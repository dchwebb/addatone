==> flow/design.v <==
module DAC_I2S
#(parameter CLOCK_TICKS = 1000)				 
	(
		input wire i_Clock,
		input wire i_Reset,
		input wire signed [31:0] i_Data_Odd,
		input wire signed [31:0] i_Data_Even,
		output reg o_LR_Clock = 1'b0,
		output reg o_Bit_Clock = 1'b0,
		output reg o_Data
	);
	reg [4:0] Clock_Counter = 1'b0;
	reg [5:0] Bit_Counter = 1'b0;
	reg [0:63] Send_Data = 1'b0;				 
	always @(posedge i_Clock) begin
		if (i_Reset) begin
			Clock_Counter <= 1'b0;
		end
		else begin
			Clock_Counter <= Clock_Counter + 1'b1;
			if (Clock_Counter == (CLOCK_TICKS / 64)) begin
				Clock_Counter <= 1'b0;
			end
		end
	end
	always @(posedge i_Clock) begin
		if (i_Reset) begin
			Bit_Counter <= 1'b0;
			o_LR_Clock <= 1'b0;					 
			o_Bit_Clock <= 1'b0;
		end
		else begin
			if (Clock_Counter == (CLOCK_TICKS / 64) / 2)
				o_Bit_Clock <= ~o_Bit_Clock;
			if(Clock_Counter == (CLOCK_TICKS / 64)) begin
				o_Bit_Clock <= ~o_Bit_Clock;
				Bit_Counter <= Bit_Counter + 1;
				if (Bit_Counter == 30 || Bit_Counter == 62) begin
					o_LR_Clock <= ~o_LR_Clock;
				end
				if (Bit_Counter == 63 || Bit_Counter == 31) begin
					Send_Data <= {i_Data_Odd, i_Data_Even};
				end
			end
			o_Data <= Send_Data[Bit_Counter];
		end
	end
endmodule
module Ring_Mod
	#(parameter SAMPLE_OFFSET = 20'sh7FFF)
	(
		input wire i_Clock,
		input wire signed [19:0] i_Sample1,
		input wire signed [19:0] i_Sample2,
		input wire i_Start,
		output reg [15:0] o_Result,
		output reg o_Ready
	);
	reg signed [29:0] Calc;
	wire signed [39:0] Calc_Result;
	reg signed [19:0] Calc_Scaled;
	reg signed [19:0] r_Sample1;
	reg signed [19:0] r_Sample2;
	reg signed [15:0] Sample1_Scaled;
	reg signed [15:0] Sample2_Scaled;
	reg rm_reset;
	localparam sm_waiting = 3'd0;
	localparam sm_scale_input = 3'd1;
	localparam sm_multiply = 3'd2;
	localparam sm_scale_output1 = 3'd3;
	localparam sm_scale_output2 = 3'd4;
	localparam sm_scale_output3 = 3'd5;
	localparam sm_done = 3'd6;
	reg [2:0] SM_Ring_Mod = sm_waiting;
	always @(posedge i_Clock) begin
		case (SM_Ring_Mod)
		sm_waiting:
			begin
				o_Ready <= 1'b1;
				if (i_Start) begin
					o_Ready <= 1'b0;
					r_Sample1 <= i_Sample1 > SAMPLE_OFFSET ? SAMPLE_OFFSET : i_Sample1;
					r_Sample2 <= i_Sample2 > SAMPLE_OFFSET ? SAMPLE_OFFSET : i_Sample2;
					SM_Ring_Mod <= sm_scale_input;
				end
			end
		sm_scale_input:
			begin
				Sample1_Scaled <= r_Sample1 < -SAMPLE_OFFSET ? -SAMPLE_OFFSET[15:0] : r_Sample1[15:0];
				Sample2_Scaled <= r_Sample2 < -SAMPLE_OFFSET ? -SAMPLE_OFFSET[15:0] : r_Sample2[15:0];
				SM_Ring_Mod <= sm_multiply;
			end
		sm_multiply:
			begin
				Calc <= Sample1_Scaled * Sample2_Scaled;
				SM_Ring_Mod <= sm_scale_output1;
			end
		sm_scale_output1:
			begin
				Calc_Scaled <= Calc >>> 11;
				SM_Ring_Mod <= sm_scale_output2;
			end
		sm_scale_output2:
			begin
				Calc_Scaled <= Calc_Scaled < -SAMPLE_OFFSET ? -SAMPLE_OFFSET : Calc_Scaled;
				SM_Ring_Mod <= sm_scale_output3;
			end
		sm_scale_output3:
			begin
				o_Result <= Calc_Scaled > SAMPLE_OFFSET ? SAMPLE_OFFSET : Calc_Scaled;
				SM_Ring_Mod <= sm_done;
			end
		sm_done:
			begin
				o_Ready <= 1'b1;
				SM_Ring_Mod <= sm_waiting;
			end
		endcase
	end
endmodule
module Sample_Output
	#(parameter SAMPLE_OFFSET = 20'sh7FFF, parameter SAMPLE_LIMIT = 20'sd20000, parameter SEND_CHANNEL_A = 8'b00110001, parameter SEND_CHANNEL_B = 8'b00110010)
	(
		input wire i_Clock,
		input wire i_Reset,
		input wire i_Start,
		input wire signed [31:0] i_Sample_L,
		input wire signed [31:0] i_Sample_R,
		input wire i_Mix,
		input wire i_Ring_Mod,
		output wire o_I2S_LR_Clock,
		output wire o_I2S_Bit_Clock,
		output wire o_I2S_Data
	);
	reg r_Ring_Mod;
	reg signed [19:0] r_Sample_L = 1'b0;
	reg signed [19:0] r_Sample_R = 1'b0;
	reg signed [31:0] Sample_Mix = 1'b0;
	wire signed [15:0] Ring_Mod;
	reg signed [31:0] Output_Odd = 1'b0;
	reg signed [31:0] Output_Even = 1'b0;
	reg Ring_Mod_Start;
	wire RM_Ready;
	Ring_Mod rm(.i_Clock(i_Clock), .i_Sample1(r_Sample_L), .i_Sample2(r_Sample_R), .i_Start(Ring_Mod_Start), .o_Result(Ring_Mod), .o_Ready(RM_Ready));
	DAC_I2S dac2(.i_Clock(i_Clock), .i_Reset(i_Reset), .i_Data_Odd(Output_Odd), .i_Data_Even(Output_Even), .o_LR_Clock(o_I2S_LR_Clock), .o_Bit_Clock(o_I2S_Bit_Clock), .o_Data(o_I2S_Data));
	localparam sm_waiting = 4'd0;
	localparam sm_mix1 = 4'd1;
	localparam sm_mix2 = 4'd2;
	localparam sm_limit_low = 4'd3;
	localparam sm_limit_high = 4'd4;
	localparam sm_offset = 4'd5;
	localparam sm_send_L = 4'd6;
	localparam sm_delay_L = 4'd7;
	localparam sm_send_R = 4'd8;
	localparam sm_delay_R = 4'd9;
	reg [3:0] SM_Sample_Output = sm_waiting;
	always @(posedge i_Clock) begin
		if (i_Reset) begin
			r_Sample_L <= 1'b0;
			r_Sample_R <= 1'b0;
			SM_Sample_Output <= sm_waiting;
		end
		else begin
			case (SM_Sample_Output)
			sm_waiting:
				begin
					if (i_Start) begin
						r_Sample_L <= i_Sample_L[21:0] >>> 2;
						r_Sample_R <= i_Sample_R[21:0] >>> 2;
						r_Ring_Mod <= i_Ring_Mod;
						Ring_Mod_Start <= i_Ring_Mod;
						SM_Sample_Output <= i_Mix ? sm_mix1 : sm_limit_low;
					end
				end
			sm_mix1:
				begin
					Sample_Mix <= r_Sample_L + r_Sample_R;
					SM_Sample_Output <= sm_mix2;
				end
			sm_mix2:
				begin
					r_Sample_L <= Sample_Mix[19:0];
					SM_Sample_Output <= sm_limit_low;
				end
			sm_limit_low:
				begin
					Ring_Mod_Start <= 1'b0;
					r_Sample_L <= r_Sample_L < -SAMPLE_LIMIT ? -SAMPLE_LIMIT : r_Sample_L;
					r_Sample_R <= r_Sample_R < -SAMPLE_LIMIT ? -SAMPLE_LIMIT : r_Sample_R;
					SM_Sample_Output <= sm_limit_high;
				end
			sm_limit_high:
				begin
					if (r_Sample_L > SAMPLE_LIMIT) begin
						r_Sample_L <= SAMPLE_LIMIT;
					end
					if (r_Sample_R > SAMPLE_LIMIT) begin
						r_Sample_R <= SAMPLE_LIMIT;
					end
					SM_Sample_Output <= sm_send_L;
				end
			sm_send_L:
				begin
					Output_Odd <= r_Sample_L[15:0] <<< 16;
					SM_Sample_Output <= sm_delay_L;
				end
			sm_delay_L:
				if (RM_Ready) begin
					if (r_Ring_Mod)
						r_Sample_R = Ring_Mod;
					SM_Sample_Output <= sm_send_R;
				end
			sm_send_R:
				begin
					Output_Even <= r_Sample_R[15:0] <<< 16;
					SM_Sample_Output <= sm_waiting;
				end
			endcase
		end
	end
endmodule
Step by step through the tools: Sample_Output
What the tools print for Sample_Output, step after step.
Lines are those of the file above, counted from 1.
Operators carry their Yosys type and port widths (W data, S select, Z words).
{ "inputs": {"top": "Sample_Output", "clock_port": "i_Clock", "library": "sky130hd", "lib_corner": "tt_025C_1v80"} }

Word-level counts
Counts by Yosys on the flattened word-level netlist (proc, flatten, opt, wreduce; memories kept). Register bits leave out memories and registers merged into their read ports (data or address). Print and check cells are left out. Cells with the same type and inputs are merged into one.
{ "word_totals": {"ff_bits": 286, "inputBits": 69, "output_inout_bits": 3, "word_cells": 120} }
{ "classes": {"add_sub_neg": 4, "multipliers": 1, "n_cmp": 10, "equal": 28, "shift": 1, "n_mux": 24, "bitwise": 3, "reduce_logical": 26} }
{ "ops": {"columns": ["op", "n"], "rows": [
  ["$mul A16 B16 Y30", 1],
  ["$mux W20", 9],
  ["$pmux W20 S4", 2],
  ["$gt A20 B16 Y1 const B", 5],
  ["$lt A20 B16 Y1 const B", 5],
  ["$shiftx A64 B32 Y1", 1],
  ["$pmux W20 S2", 1],
  ["$pmux W4 S8", 1],
  ["$pmux W3 S7", 1],
  ["$add A20 B20 Y20", 1],
  ["$ne A2 B2 Y1 const B", 7],
  ["$reduce_and A2 Y1", 7],
  ["$reduce_and A3 Y1", 4],
  ["$eq A4 B3 Y1 const B", 3],
  ["$eq A6 B5 Y1 const B", 2],
  ["$eq A6 B6 Y1 const B", 2],
  ["$eq A3 B3 Y1 const B", 3],
  ["$reduce_bool A2 Y1", 4],
  ["$eq A4 B2 Y1 const B", 2],
  ["$reduce_bool A4 Y1", 2],
  ["$reduce_bool A8 Y1", 1],
  ["$mux W4", 2],
  ["$sub A6 B6 Y7 const A", 1],
  ["$reduce_bool A7 Y1", 1],
  ["$eq A3 B2 Y1 const B", 2],
  ["$add A6 B1 Y6 const B", 1],
  ["$reduce_and A6 Y1", 1],
  ["$add A5 B1 Y5 const B", 1]
]} }
Other operator kinds: 16; their cells: 24.

Longest topological paths
Depth = most cells in a row (Yosys ltp): at word level without a register or memory, in the mapped netlist without a sequential cell, where the memories' decode and read muxes count.
{ "depth": {"word_depth": 3, "ABC_AREA": 0, "ltp_mapped": 23, "ltp_nobuf": 22} }

After synthesis
Source: synth_stat.txt of the flow (Yosys; design flattened, memories mapped). It holds for the ABC_AREA given above (unset counts as 0); a run with the other value may have another netlist.
{ "by_type": {"columns": ["cell", "n", "type_area_um2"], "rows": [
  ["sky130_fd_sc_hd__edfxtp_1", 217, 6516.25],
  ["sky130_fd_sc_hd__fa_1", 248, 4.96E+03],
  ["sky130_fd_sc_hd__ha_1", 99, 1.24E+03],
  ["sky130_fd_sc_hd__inv_1", 326, 1.22E+03],
  ["sky130_fd_sc_hd__dfxtp_1", 57, 1.14E+03],
  ["sky130_fd_sc_hd__and2_1", 161, 1.01E+03],
  ["sky130_fd_sc_hd__nand2_1", 157, 589.315],
  ["sky130_fd_sc_hd__xnor2_1", 38, 332.819],
  ["sky130_fd_sc_hd__nor2_1", 87, 326.563],
  ["sky130_fd_sc_hd__or2_2", 48, 300.288],
  ["sky130_fd_sc_hd__a21oi_1", 55, 275.264],
  ["sky130_fd_sc_hd__clkbuf_1", 69, 258.998],
  ["sky130_fd_sc_hd__mux4_2", 10, 225.216],
  ["sky130_fd_sc_hd__a211oi_1", 26, 195.187],
  ["sky130_fd_sc_hd__o21ai_0", 37, 185.178],
  ["sky130_fd_sc_hd__nor3_1", 30, 150.144],
  ["sky130_fd_sc_hd__xor2_1", 16, 140.134],
  ["sky130_fd_sc_hd__a311oi_1", 14, 122.618]
]} }
Other cell types: 55; their cells: 239.
{ "synth_totals": {"cells": 1934, "mapped_area_mm2": 0.0209113, "seqArea_mm2": 0.0076573, "ff_cells": 274, "n_buf": 76} }
By module: a second synthesis without flattening, with its own total; a netlist apart from the flattened one above.
{ "hier_totals": {"hier_cells": 1998, "hier_area_mm2": 0.0224303} }
Each row is one instance without its submodules.
{ "by_module": {"columns": ["mod", "n_inst", "cells", "mod_area_mm2", "seq_area_mm2"], "rows": [
  ["Ring_Mod", 1, 1330, 0.0141824, 0.0039037],
  ["Sample_Output", 1, 501, 0.0051662, 0.0025024],
  ["DAC_I2S", 1, 167, 0.0030817, 0.0022121]
]} }

Timing after synthesis
OpenSTA on the mapped netlist: ideal clock, no wires. The path of least setup slack (recovery checks aside). Input and output delay are each 20% of the period. Register names are those of the netlist, which keeps one name where synthesis merged equal registers.
{ "synth_timing": {"path_kind": "flip-flop to flip-flop", "startpoint": "reg rm.Sample2_Scaled[3]", "endpoint": "reg rm.Calc[27]", "period_ns": 8.0, "setup_ns": 0.262, "launch_ns": 0.000, "arrival_time_ns": 5.924, "required_ns": 7.738, "slack_ns": 1.815, "delay_ns": 6.186, "stages": 20, "path_buffers": 1, "period_less_setup_slack_ns": 6.185} }
"delay_ns" = arrival - input delay + setup time.
"stages": output pins that drive a net of the path, with the launching flip-flop's if there is one; two outputs of one cell count as two.
"period_less_setup_slack_ns" = period - worst setup slack (recovery checks aside). The figure is calculated, with input and output delays left at 20% of the set period.
Between the ends stands the longest chain of elaborated cells between them, by number of cells; it is not shown to be the way that was timed. Of several equally long chains one is given.
A line is the first line of the expression or statement that the cell stems from. Yosys adds cells for indexed reads and writes and turns some case tables into memories.
{ "synth_via": {"path_cell_list": "sky130_fd_sc_hd__edfxtp_1 sky130_fd_sc_hd__clkbuf_1 sky130_fd_sc_hd__and2_1 sky130_fd_sc_hd__fa_1 sky130_fd_sc_hd__inv_1 sky130_fd_sc_hd__fa_1 sky130_fd_sc_hd__inv_1 sky130_fd_sc_hd__fa_1 sky130_fd_sc_hd__fa_1 sky130_fd_sc_hd__fa_1 sky130_fd_sc_hd__inv_1 sky130_fd_sc_hd__fa_1 sky130_fd_sc_hd__inv_1 sky130_fd_sc_hd__ha_1 sky130_fd_sc_hd__or2_2 sky130_fd_sc_hd__a21oi_1 sky130_fd_sc_hd__a21oi_1 sky130_fd_sc_hd__or3_1 sky130_fd_sc_hd__a211oi_1 sky130_fd_sc_hd__xnor2_1", "elab_chain_cells": 1, "cells_between": 1, "lines_between": 1, "cone_classes": "mul (1)"} }
{ "synth_lines": {"columns": ["item", "line_no", "source"], "rows": [
  ["start, declared", 65, "reg signed [15:0] Sample2_Scaled;"],
  ["start, assigned", 90, "Sample2_Scaled <= r_Sample2 < -SAMPLE_OFFSET ? -SAMPLE_OFFSET[15:0] : r_Sample2[15:0];"],
  ["$mul A16 B16 Y30", 95, "Calc <= Sample1_Scaled * Sample2_Scaled;"],
  ["end, assigned", 95, null],
  ["end, declared", 59, "reg signed [29:0] Calc;"]
]} }

Path in the finished layout
Path of least setup slack in the final report of record 1 (OpenROAD, finished layout, wires in). Where an end is a register, its clock arrival counts in the times.
{ "layout_timing": {"path_kind": "flip-flop to flip-flop", "startpoint": "reg rm.Sample2_Scaled[6]", "endpoint": "reg rm.Calc[27]", "period_ns": 4.7, "setup_ns": 0.24, "launch_ns": 0.55, "arrival_time_ns": 6.19, "required_ns": 5.01, "slack_ns": -1.18, "stages": 24, "path_buffers": 2} }
Between the ends stands the longest chain of elaborated cells between them, by number of cells; it is not shown to be the way that was timed. Of several equally long chains one is given.
{ "layout_via": {"path_cell_list": "sky130_fd_sc_hd__edfxtp_1 sky130_fd_sc_hd__buf_6 sky130_fd_sc_hd__buf_6 sky130_fd_sc_hd__and2_4 sky130_fd_sc_hd__fa_1 sky130_fd_sc_hd__inv_2 sky130_fd_sc_hd__fa_2 sky130_fd_sc_hd__inv_2 sky130_fd_sc_hd__ha_4 sky130_fd_sc_hd__inv_2 sky130_fd_sc_hd__fa_1 sky130_fd_sc_hd__inv_2 sky130_fd_sc_hd__fa_1 sky130_fd_sc_hd__inv_2 sky130_fd_sc_hd__fa_1 sky130_fd_sc_hd__inv_2 sky130_fd_sc_hd__ha_4 sky130_fd_sc_hd__o21a_1 sky130_fd_sc_hd__o211a_1 sky130_fd_sc_hd__nand4_1 sky130_fd_sc_hd__a21oi_4 sky130_fd_sc_hd__or3_4 sky130_fd_sc_hd__a211oi_2 sky130_fd_sc_hd__xnor2_1", "elab_chain_cells": 1, "cells_between": 1, "lines_between": 1, "cone_classes": "mul (1)"} }
{ "layout_lines": {"columns": ["item", "line_no", "source"], "rows": [
  ["start, declared", 65, "reg signed [15:0] Sample2_Scaled;"],
  ["start, assigned", 90, "Sample2_Scaled <= r_Sample2 < -SAMPLE_OFFSET ? -SAMPLE_OFFSET[15:0] : r_Sample2[15:0];"],
  ["$mul A16 B16 Y30", 95, "Calc <= Sample1_Scaled * Sample2_Scaled;"],
  ["end, assigned", 95, null],
  ["end, declared", 59, "reg signed [29:0] Calc;"]
]} }

Wiki page: Sample_Output / flow data

Sample_Output through Yosys and OpenROAD on sky130hd: 2 stored runs, unordered, with their settings and measured results. The constraints put input and output delay at 20% of the set period each and load the outputs with 0.01 pF.
"achieved_clock_period_ns" means the clock period less the worst setup slack. The figure is calculated, with input and output delays left at 20% of the set period.
"worst_path_time_ns": the worst setup path's part of the clock period (all of it between registers, 20% less for each end at a port) less its slack. A launch clock that arrives late makes it longer, a capture clock that arrives late makes it shorter.
[
  {
    "run": "record 1",
    "settings": { "period_ns": 4.7, "CAP_MARGIN": 20, "CORE_MARGIN": 2, "CORE_UTILIZATION": 40, "SLEW_MARGIN": 20 },
    "results": { "achieved_clock_period_ns": 5.882, "design.die.area_mm2": 0.0541237, "fin_ws_ns": -1.182, "worst_path_time_ns": 5.88, "critical_path_type": "flip-flop to flip-flop", "cell_area_final_mm2": 0.0252605, "ws_hold_ns": 0.418, "final_util_pct": 49.0, "synth_area_mm2": 0.0209113, "tns_setup_ns": -19.234 }
  },
  {
    "run": "record 2",
    "settings": { "period_ns": 11.0, "CORE_UTILIZATION": 68, "PLACE_DENSITY_LB_ADDON": 0.21, "HOLD_SLACK_MARGIN": -0.08, "CORE_ASPECT_RATIO": 0.55, "CORE_MARGIN": 4, "TNS_END_PERCENT": 10, "CTS_CLUSTER_SIZE": 63, "MAX_ROUTING_LAYER": "met4", "CAP_MARGIN": 20, "SLEW_MARGIN": 20 },
    "results": { "achieved_clock_period_ns": 7.075, "design.die.area_mm2": 0.0337477, "fin_ws_ns": 3.925, "worst_path_time_ns": 7.08, "critical_path_type": "flip-flop to flip-flop", "cell_area_final_mm2": 0.0226054, "ws_hold_ns": 0.419, "final_util_pct": 74.9, "synth_area_mm2": 0.0209113, "tns_setup_ns": 0.000 }
  }
]
